==> flow/design.v <==
module Authentication(clk,rts,password,enter,adderEnable,adderDisable);
	parameter high 			= 1'b1,
		  low  			= 1'b0,
       		  HardCodePassword 	= 6'b010011,
		  zeros 		= 6'b000000;
	parameter st1 	= 3'b000,
		  st2 	= 3'b001,
		  st3 	= 3'b010,
		  st4 	= 3'b011,
		  st5 	= 3'b100,
		  st6 	= 3'b101,
		  stEnd = 3'b111;	
	input clk, rts, password, enter;
	output reg adderEnable = low, adderDisable = high;
	reg[5:0] TempPassword = zeros;
	reg[2:0] state = st1;
	always@(negedge clk) begin
		if(rts == low) begin
			if(state != stEnd) begin 
				state = st1; 
			end
			else ;
		end
		else if(enter == high) begin
			case(state)
				st1: begin 
					TempPassword = zeros; 
					adderEnable = low; 
					adderDisable = high;
					TempPassword[0] = password; state = st2; 
				end
				st2: begin TempPassword[1] = password; state = st3; end
				st3: begin TempPassword[2] = password; state = st4; end
				st4: begin TempPassword[3] = password; state = st5; end
				st5: begin TempPassword[4] = password; state = st6; end
				st6: begin 
					TempPassword[5] = password; 
					if(TempPassword == HardCodePassword) begin 
						adderEnable = high; 
						adderDisable = low;
						state = stEnd;
					end
					else begin state = st1; end
				end			
				stEnd: begin state = stEnd; end
				default: begin 
					state = st1; 
				end
			endcase
		end
		else ;
	end
endmodule
**Tool chain data of Authentication**

The steps from the RTL of Authentication to its reports follow in flow order.
Lines are those of the file above, counted from 1.
Operators: Yosys type, input widths -> output width; for muxes data width and select width s.
Not given: -

- Design top: Authentication
- Clock: clk
- Cell library: sky130hd
- Timing corner: tt_025C_1v80

**Word-level counts**

Source: Yosys, flattened and elaborated, memories not mapped. Widths are those after wreduce. Registers that Yosys merges into a memory's read port (data or address) are not register bits. Print and check cells do not count. Equal cells are merged and count once.

- Register bits after elaboration: 10
- Input port bits: 4
- Output and inout bits: 2
- Word-level cells: 45

- Equal/unequal tests: 10
- Multiplexer cells: 13
- Reduce/logical cells: 14

Operator list:

| kind | count |
|---|---|
| $pmux 3 s7 | 1 |
| $reduce_and 3->1 | 5 |
| $reduce_bool 2->1 | 6 |
| $mux 3 | 4 |
| $pmux 1 s2 | 6 |
| $eq 3x3->1 const B | 3 |
| $eq 3x2->1 const B | 2 |
| $eq 6x5->1 const B | 1 |
| $reduce_and 4->1 | 1 |
| $eq 3x1->1 const B | 1 |
| $ne 3x3->1 const B | 1 |
| $logic_not 3->1 | 1 |
| $ne 2x1->1 const B | 1 |
| $ne 2x2->1 const B | 1 |
| $reduce_and 2->1 | 1 |
| $mux 1 | 2 |

**Longest topological paths**

Depth = most cells in a row (Yosys ltp): at word level without a register or memory, in the mapped netlist without a sequential cell, where the memories' decode and read muxes count.

- Depth in word-level cells: 5
- ABC_AREA: 0
- Mapped depth: 4
- Depth with buffers taken out: 3

**Netlist**

Yosys stat after the flow's synthesis: flattened, memories mapped to cells. It holds for the ABC_AREA given above (unset counts as 0); a run with the other value may have another netlist.
The area totals of this step are shown rounded.

Cell types:

| type | count | area in all (um^2) |
|---|---|---|
| sky130_fd_sc_hd__edfxtp_1 | 10 | 300.288 |
| sky130_fd_sc_hd__and4_1 | 3 | 26.275 |
| sky130_fd_sc_hd__nand3b_4 | 1 | 20.019 |
| sky130_fd_sc_hd__nand2b_1 | 3 | 18.768 |
| sky130_fd_sc_hd__nor3b_1 | 2 | 15.014 |
| sky130_fd_sc_hd__a211oi_2 | 1 | 12.512 |
| sky130_fd_sc_hd__and3_1 | 2 | 12.512 |
| sky130_fd_sc_hd__buf_6 | 1 | 11.261 |
| sky130_fd_sc_hd__inv_1 | 3 | 11.261 |
| sky130_fd_sc_hd__nor2_1 | 3 | 11.261 |
| sky130_fd_sc_hd__nor3_2 | 1 | 10.01 |
| sky130_fd_sc_hd__nor4bb_1 | 1 | 10.01 |
| sky130_fd_sc_hd__a41oi_1 | 1 | 8.758 |
| sky130_fd_sc_hd__o2111ai_1 | 1 | 8.758 |
| sky130_fd_sc_hd__o31a_1 | 1 | 8.758 |
| sky130_fd_sc_hd__nand3b_1 | 1 | 7.507 |
| sky130_fd_sc_hd__o211ai_1 | 1 | 7.507 |
| sky130_fd_sc_hd__o21bai_1 | 1 | 7.507 |

Other cell types: 10; their cells: 10.

- Standard cells after synthesis: 47
- Chip area (Yosys): 563 um^2
- Sequential area: 300 um^2
- Flip-flops: 10
- Buffers: 2

FLOW RESULTS
============

2 stored runs of Authentication in the flow (synthesis by Yosys, layout by OpenROAD, sky130hd cells), in arbitrary order. Constraints: input delay and output delay 20% of the set period each, output load 0.01 pF.
"total power of the final layout" is the tool's figure for a default switching activity; nothing was simulated.
Measured values are rounded.

### Run 1

Settings: `period_ns=3.85`, `CORE_UTILIZATION=40`, `PLACE_DENSITY=0.59`, `CORE_MARGIN=4`, `GPL_ROUTABILITY_DRIVEN=1`, `CTS_CLUSTER_DIAMETER=47`, `CAP_MARGIN=0`, `SLEW_MARGIN=20`

- Die outline area: 2070 um^2
- Post-route worst hold slack: 753 ps
- Summed negative setup slack: 0 ps
- Synthesis area: 563 um^2
- Total power of the final layout: 0.000315 W
- Worst setup slack after layout: 92 ps
- Utilization of the finished layout: 53.8 %
- Standard-cell area of the final layout: 708 um^2

### Run 2

Settings: `period_ns=2.63`, `CORE_UTILIZATION=17`, `SETUP_SLACK_MARGIN=0.31`, `PLACE_DENSITY=0.78`, `CORE_ASPECT_RATIO=0.71`, `CORE_MARGIN=5`, `CELL_PAD_IN_SITES_GLOBAL_PLACEMENT=0`, `TNS_END_PERCENT=95`, `GPL_ROUTABILITY_DRIVEN=0`, `MIN_ROUTING_LAYER=met2`, `MAX_ROUTING_LAYER=met4`, `CAP_MARGIN=20`, `SLEW_MARGIN=20`

- Die outline area: 4580 um^2
- Post-route worst hold slack: 757 ps
- Summed negative setup slack: -32 ps
- Synthesis area: 563 um^2
- Total power of the final layout: 0.000572 W
- Worst setup slack after layout: -22 ps
- Utilization of the finished layout: 28.0 %
- Standard-cell area of the final layout: 882 um^2
